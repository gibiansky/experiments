==> flow/design.v <==
module io(input clock,
          input reset,
          input LightLED,
          input LightSevenSegment,
          input ReadSwitch,
          input [3:0] KeySwitches,
          input [9:0] ToggleSwitches,
          input [31:0] control,
          input [31:0] value,
          output reg [7:0] Green,
          output reg [9:0] Red,
          output [6:0] SevenSegment0,
          output [6:0] SevenSegment1,
          output [6:0] SevenSegment2,
          output [6:0] SevenSegment3,
          output reg SwitchValue
      );
reg [3:0] RegNum0, RegNum1, RegNum2, RegNum3;
sevensegment a(RegNum0, SevenSegment0);
sevensegment b(RegNum1, SevenSegment1);
sevensegment c(RegNum2, SevenSegment2);
sevensegment d(RegNum3, SevenSegment3);
always @(posedge clock, posedge reset) begin
    if (reset) begin
        Green <= 8'd0;
        Red <= 10'd0;
        RegNum0 <= 4'd0;
        RegNum1 <= 4'd0;
        RegNum2 <= 4'd0;
        RegNum3 <= 4'd0;
    end else if (LightLED) begin
        if (control >= 0 && control < 10)
            Red[control] <= (value == 0 ? 1'b0 : 1'b1);
        else if (control >= 10 && control < 18)
            Green[control - 10] <= (value == 0 ? 1'b0 : 1'b1);
    end else if (LightSevenSegment) begin
        if (control == 0)
            RegNum0 <= value[3:0];
        else if (control == 1)
            RegNum1 <= value[3:0];
        else if (control == 2)
            RegNum2 <= value[3:0];
        else if (control == 3)
            RegNum3 <= value[3:0];
    end
end
always @(posedge clock)
    if (ReadSwitch) begin
        if (value >= 0 && value <= 9)
            SwitchValue <= ToggleSwitches[value];
        else if (value < 14)
            SwitchValue <= KeySwitches[value - 10];
    end
endmodule
module sevensegment(
  input [3:0] nIn,
  output reg [6:0] ssOut
  );
  always @(nIn)
    case (nIn)
      4'h0: ssOut = ~7'b0111111;
      4'h1: ssOut = ~7'b0000110;
      4'h2: ssOut = ~7'b1011011;
      4'h3: ssOut = ~7'b1001111;
      4'h4: ssOut = ~7'b1100110;
      4'h5: ssOut = ~7'b1101101;
      4'h6: ssOut = ~7'b1111101;
      4'h7: ssOut = ~7'b0000111;
      4'h8: ssOut = ~7'b1111111;
      4'h9: ssOut = ~7'b1100111;
      4'hA: ssOut = ~7'b1110111;
      4'hB: ssOut = ~7'b1111100;
      4'hC: ssOut = ~7'b0111001;
      4'hD: ssOut = ~7'b1011110;
      4'hE: ssOut = ~7'b1111001;
      4'hF: ssOut = ~7'b1110001;
      default: ssOut = ~7'b1001001;
    endcase
endmodule
-- Reports on io
Tool output for the design above, in the order of the flow.
Lines are those of the file above, counted from 1.
Cell names lack the library's common part.
The mark n/a stands for no value.
- top: io
- clock: clock
- standard-cell library: sky130hd
- timing corner: tt_025C_1v80

-- Elaborated design
Counts by Yosys on the flattened word-level netlist (proc, flatten, opt, wreduce; memories kept). Register bits leave out memories and registers merged into their read ports (data or address). Print and check cells are left out. Cells with the same type and inputs are merged into one.
Yosys's memory passes give these memory sizes; they may raise the number of words (mostly to a power of two), join words into wider ones and drop unused or constant bits.
- input bits: 83
- noted memory bits (read-only): 448
- register bits: 35
- memory cells: 4
- memories (name ; words ; width ; rd ports ; write ports ; RTL line ; text):
    (no name shown) ; 16 ; 7 ; 1 ; 0 ; 60 ; case (nIn)
    (no name shown) ; 16 ; 7 ; 1 ; 0 ; 60 ;
    (no name shown) ; 16 ; 7 ; 1 ; 0 ; 60 ;
    (no name shown) ; 16 ; 7 ; 1 ; 0 ; 60 ;
- shifts and indexed selects at 6
- magnitude comparators: 7
- equality and inequality tests: 3
- bitwise operators: 11
- noted reductions and logical operators: 13
- noted add/sub/neg operators: 4
- multiplexer cells at 3
- operators with widths (operator ; count):
    negator 32 -> 33 bit ; 2
    greater-or-equal comparator 32 x 1 -> 1 bit (second input constant) ; 2
    == test 32 x 2 -> 1 bit (second input constant) ; 2
    subtractor 32 x 4 -> 32 bit (second input constant) ; 2
    < comparator 32 x 4 -> 1 bit (second input constant) ; 2
    zero test 32 bit ; 2
    variable shift 1 x 33 -> 10 bit ; 1
    variable shift 1 x 33 -> 8 bit ; 1
    variable shift 1 x 33 -> 10 bit (first input constant) ; 1
    variable shift 1 x 33 -> 8 bit (first input constant) ; 1
    variable part select 10 x 32 -> 1 bit ; 1
    == test 32 x 1 -> 1 bit (second input constant) ; 1
    greater-or-equal comparator 32 x 4 -> 1 bit (second input constant) ; 1
    <= comparator 32 x 4 -> 1 bit (second input constant) ; 1
    < comparator 32 x 5 -> 1 bit (second input constant) ; 1
    variable part select 4 x 32 -> 1 bit ; 1
    AND 10 bit ; 1
    bitwise OR 10 bit ; 1
    NOT 10 bit ; 1
    AND 8 bit ; 1
    bitwise OR 8 bit ; 1
    NOT 8 bit ; 1
    AND reduction 3 bit ; 2
    AND reduction 6 bit ; 1
    NOT 1 bit ; 5
    AND reduction 5 bit ; 1
    AND reduction 2 bit ; 2
    AND reduction 4 bit ; 1
Other operator kinds: 3; their cells: 7.

-- Logic depth
Yosys ltp: most cells in a row. Word level: on the elaborated netlist, between registers, memories and ports. Mapped: between sequential cells and ports; inverters and the memories' decode and read muxes count.
- depth in word-level cells: 6
- ABC_AREA at 0
- mapped depth at 11
- noted depth with buffers taken out: 9

-- Mapped cells and area
The flow's flattened synthesis, as Yosys stat reports it; memories are mapped. The netlist is that of the ABC_AREA named above (0 if unset); the other value can give another one.
Totals and module areas in this step are rounded.
- cells by type (cell ; count ; area in all (sq um)):
    dfrtp_1 ; 34 ; 850.816
    ha_1 ; 27 ; 337.824
    o21ai_0 ; 37 ; 185.178
    nor2_1 ; 48 ; 180.173
    nand2_1 ; 47 ; 176.419
    mux2_1 ; 15 ; 168.912
    nor4_1 ; 20 ; 125.12
    xnor2_1 ; 13 ; 113.859
    mux2_2 ; 9 ; 101.347
    mux2i_1 ; 10 ; 100.096
    xor2_1 ; 11 ; 96.342
    inv_1 ; 23 ; 86.333
    clkbuf_1 ; 22 ; 82.579
    nand4_1 ; 13 ; 81.328
    nand2b_1 ; 12 ; 75.072
    nand3_1 ; 15 ; 75.072
    a21oi_1 ; 14 ; 70.067
    mux4_2 ; 3 ; 67.565
Other cell types: 52; their cells: 144.
- noted mapped flip-flops: 35
- sequential part of the area: 881 sq um
- chip area (Yosys): 4120 sq um
- buffer cells at 27
- cells in the netlist: 517
By module: a second synthesis without flattening, with its own total; a netlist apart from the flattened one above.
- cells (unflattened synthesis) at 338
- area total of the unflattened synthesis: 3220 sq um
Rows give one instance, submodules left out.
- by module (module ; area (sq um) ; times used ; seq. area (sq um) ; cells):
    io ; 2200 ; 1 ; 881 ; 202
    sevensegment ; 255 ; 4 ; 0.0 ; 34

-- Path before layout
Source: OpenSTA report_checks on the synthesized netlist (no wires, ideal clock, input and output delay 20% of the period each), path of least setup slack; recovery checks are left aside. Register names are those of the netlist, which keeps one name where synthesis merged equal registers.
- path kind: input-to-reg
- start: in control[2]
- end: reg Red[1]
- noted path buffers: 2
- setup slack: 1021 ps
- stages on the path: 11
- noted clock period: 4570 ps
- noted arrival: 3422 ps
- setup time at 128 ps
- delay of the path: 2636 ps
- launch time at the first pin: 914 ps
- external input delay at 914 ps
- period reached after synthesis at 3549 ps
"delay of the path" = arrival - input delay + setup time.
"stages on the path" counts driving pins, that of a launching flip-flop among them; a cell with two outputs on the path counts twice.
"period reached after synthesis" is the clock period less the worst setup slack; recovery checks do not enter. This is arithmetic on one report: input and output delays are still those of the set period (20% each).
Between the ends stands the longest chain of elaborated cells between them, by number of cells; it is not shown to be the way that was timed. Of several equally long chains one is given.
A line is the first line of the expression or statement that the cell stems from. Yosys adds cells for indexed reads and writes and turns some case tables into memories.
Where a signal picks the word or bit written, the line may be left out of the assigning lines.
- cells stage by stage: buf_2 inv_1 ha_1 buf_2 nor3b_1 nand3_1 nor4_1 xor2_1 nor4b_1 o2111ai_1 mux2_1
- length of the longest elaborated chain at 5
- RTL lines, path after synthesis (item ; RTL line ; text):
    from (decl) ; 8 ; input [31:0] control,
    negator 32 -> 33 bit ; 33 ; Red[control] <= (value == 0 ? 1'b0 : 1'b1);
    variable shift 1 x 33 -> 10 bit ; 33 ;
    NOT 10 bit ; 33 ;
    AND 10 bit ; 33 ;
    bitwise OR 10 bit ; 33 ;
    to (assign) ; 26 ; Red <= 10'd0;
    to (decl) ; 11 ; output reg [9:0] Red,

-- Path in the finished layout
From the final timing report of run A: the path of least setup slack in the routed layout; clock arrival at registers is part of the times.
The path's times are printed in steps of 10 ps; the period is the one set.
- path kind: input-to-reg
- start: in control[1]
- end: reg Green[7]
- external input delay at 840 ps
- noted clock period: 4190 ps
- stages on the path: 10
- setup slack: 240 ps
- noted arrival: 4120 ps
- noted path buffers: 1
- setup time at 120 ps
- launch time at the first pin: 840 ps
Between the ends stands the longest chain of elaborated cells between them, by number of cells; it is not shown to be the way that was timed. Of several equally long chains one is given.
Where a signal picks the word or bit written, the line may be left out of the assigning lines.
- cells stage by stage: clkdlybuf4s50_1 inv_1 ha_1 nand2b_1 nand3_1 o21ai_0 o2111ai_1 a41oi_1 o311ai_1 mux2_1
- length of the longest elaborated chain at 6
- RTL lines, path after layout (item ; RTL line ; text):
    from (decl) ; 8 ; input [31:0] control,
    subtractor 32 x 4 -> 32 bit ; 35 ; Green[control - 10] <= (value == 0 ? 1'b0 : 1'b1);
    negator 32 -> 33 bit ; 35 ;
    variable shift 1 x 33 -> 8 bit ; 35 ;
    NOT 8 bit ; 35 ;
    AND 8 bit ; 35 ;
    bitwise OR 8 bit ; 35 ;
    to (assign) ; 25 ; Green <= 8'd0;
    to (decl) ; 10 ; output reg [7:0] Green,

Lab notebook: io

Flow measurements of io on sky130hd: 2 stored runs with different settings, listed in no order. Input and output delays are each 20% of the period that was set; the output load is 0.01 pF.
"achieved period": clock period set for the run, less the worst setup slack. It is reckoned from that one timing run; input and output delays stay at 20% of the period that was set.
"worst path time" is the time allowed to the run's worst setup path (the clock period less input and output delay, where it has them) less its slack. Clock arrival times count: a late capture clock shortens it, a late launch clock lengthens it.
"total power of the final layout" is the tool's figure for a default switching activity; nothing was simulated.
"worst path time" is known to 10 ps.
Measured values are rounded.

Run A

==> flow/run.sh <==
#!/bin/bash
# the make line also repeats the synthesis and layout settings of config.mk as NAME=value (left out here)
make -C /OpenROAD-flow-scripts/flow DESIGN_CONFIG=/design/flow/config.mk WORK_HOME=/design/flow/orfs CLKGATE_MAP_FILE= finish
==> flow/config.mk <==
export PLATFORM = sky130hd
export DESIGN_NAME = io
export DESIGN_NICKNAME = io
export VERILOG_FILES = /design/flow/design.v
export SDC_FILE = /design/flow/constraint.sdc
export NUM_CORES = 4
export LEC_CHECK = 0
export ABC_AREA = 0
export CAP_MARGIN = 20
export CORE_MARGIN = 2
export CORE_UTILIZATION = 51
export CTS_CLUSTER_DIAMETER = 237
export GPL_TIMING_DRIVEN = 0
export PLACE_DENSITY_LB_ADDON = 0.15
export SLEW_MARGIN = 20
==> flow/constraint.sdc <==
create_clock -name core_clock -period 4.19 [get_ports {clock}]
set_input_delay 0.8380 -clock core_clock [delete_from_list [all_inputs] [get_ports {clock}]]
set_output_delay 0.8380 -clock core_clock [all_outputs]
set_load 0.01 [all_outputs]

Measured in run A:
- noted the total power of the final layout: 0.825 mW
- standard-cell area after routing at 5,590 sq um
- noted the cell area after synthesis: 4,120 sq um
- noted the final design utilization: 71.9%
- noted the smallest hold slack: 497 ps
- achieved period: 3,952 ps
- worst path time at 3,110 ps
- class of the worst setup path: input-to-reg
- noted the worst slack on setup checks: 238 ps
- noted the die area: 8,820 sq um
- noted the final setup TNS: 0 ps

Run B

==> flow/run.sh <==
#!/bin/bash
# the make line also repeats the synthesis and layout settings of config.mk as NAME=value (left out here)
make -C /OpenROAD-flow-scripts/flow DESIGN_CONFIG=/design/flow/config.mk WORK_HOME=/design/flow/orfs CLKGATE_MAP_FILE= finish
==> flow/config.mk <==
export PLATFORM = sky130hd
export DESIGN_NAME = io
export DESIGN_NICKNAME = io
export VERILOG_FILES = /design/flow/design.v
export SDC_FILE = /design/flow/constraint.sdc
export NUM_CORES = 4
export LEC_CHECK = 0
export ABC_AREA = 1
export CAP_MARGIN = 25
export CELL_PAD_IN_SITES_DETAIL_PLACEMENT = 0
export CORE_MARGIN = 8
export CORE_UTILIZATION = 24
export HOLD_SLACK_MARGIN = -0.05
export MAX_ROUTING_LAYER = met5
export MIN_ROUTING_LAYER = met2
export SETUP_SLACK_MARGIN = 0.78
export SLEW_MARGIN = 20
export TNS_END_PERCENT = 60
==> flow/constraint.sdc <==
create_clock -name core_clock -period 3.52 [get_ports {clock}]
set_input_delay 0.7040 -clock core_clock [delete_from_list [all_inputs] [get_ports {clock}]]
set_output_delay 0.7040 -clock core_clock [all_outputs]
set_load 0.01 [all_outputs]

Measured in run B:
- noted the total power of the final layout: 1.59 mW
- standard-cell area after routing at 10,600 sq um
- noted the cell area after synthesis: 5,810 sq um
- noted the final design utilization: 44.1%
- noted the smallest hold slack: 489 ps
- achieved period: 3,448 ps
- worst path time at 2,740 ps
- class of the worst setup path: input-to-reg
- noted the worst slack on setup checks: 72 ps
- noted the die area: 29,400 sq um
- noted the final setup TNS: 0 ps
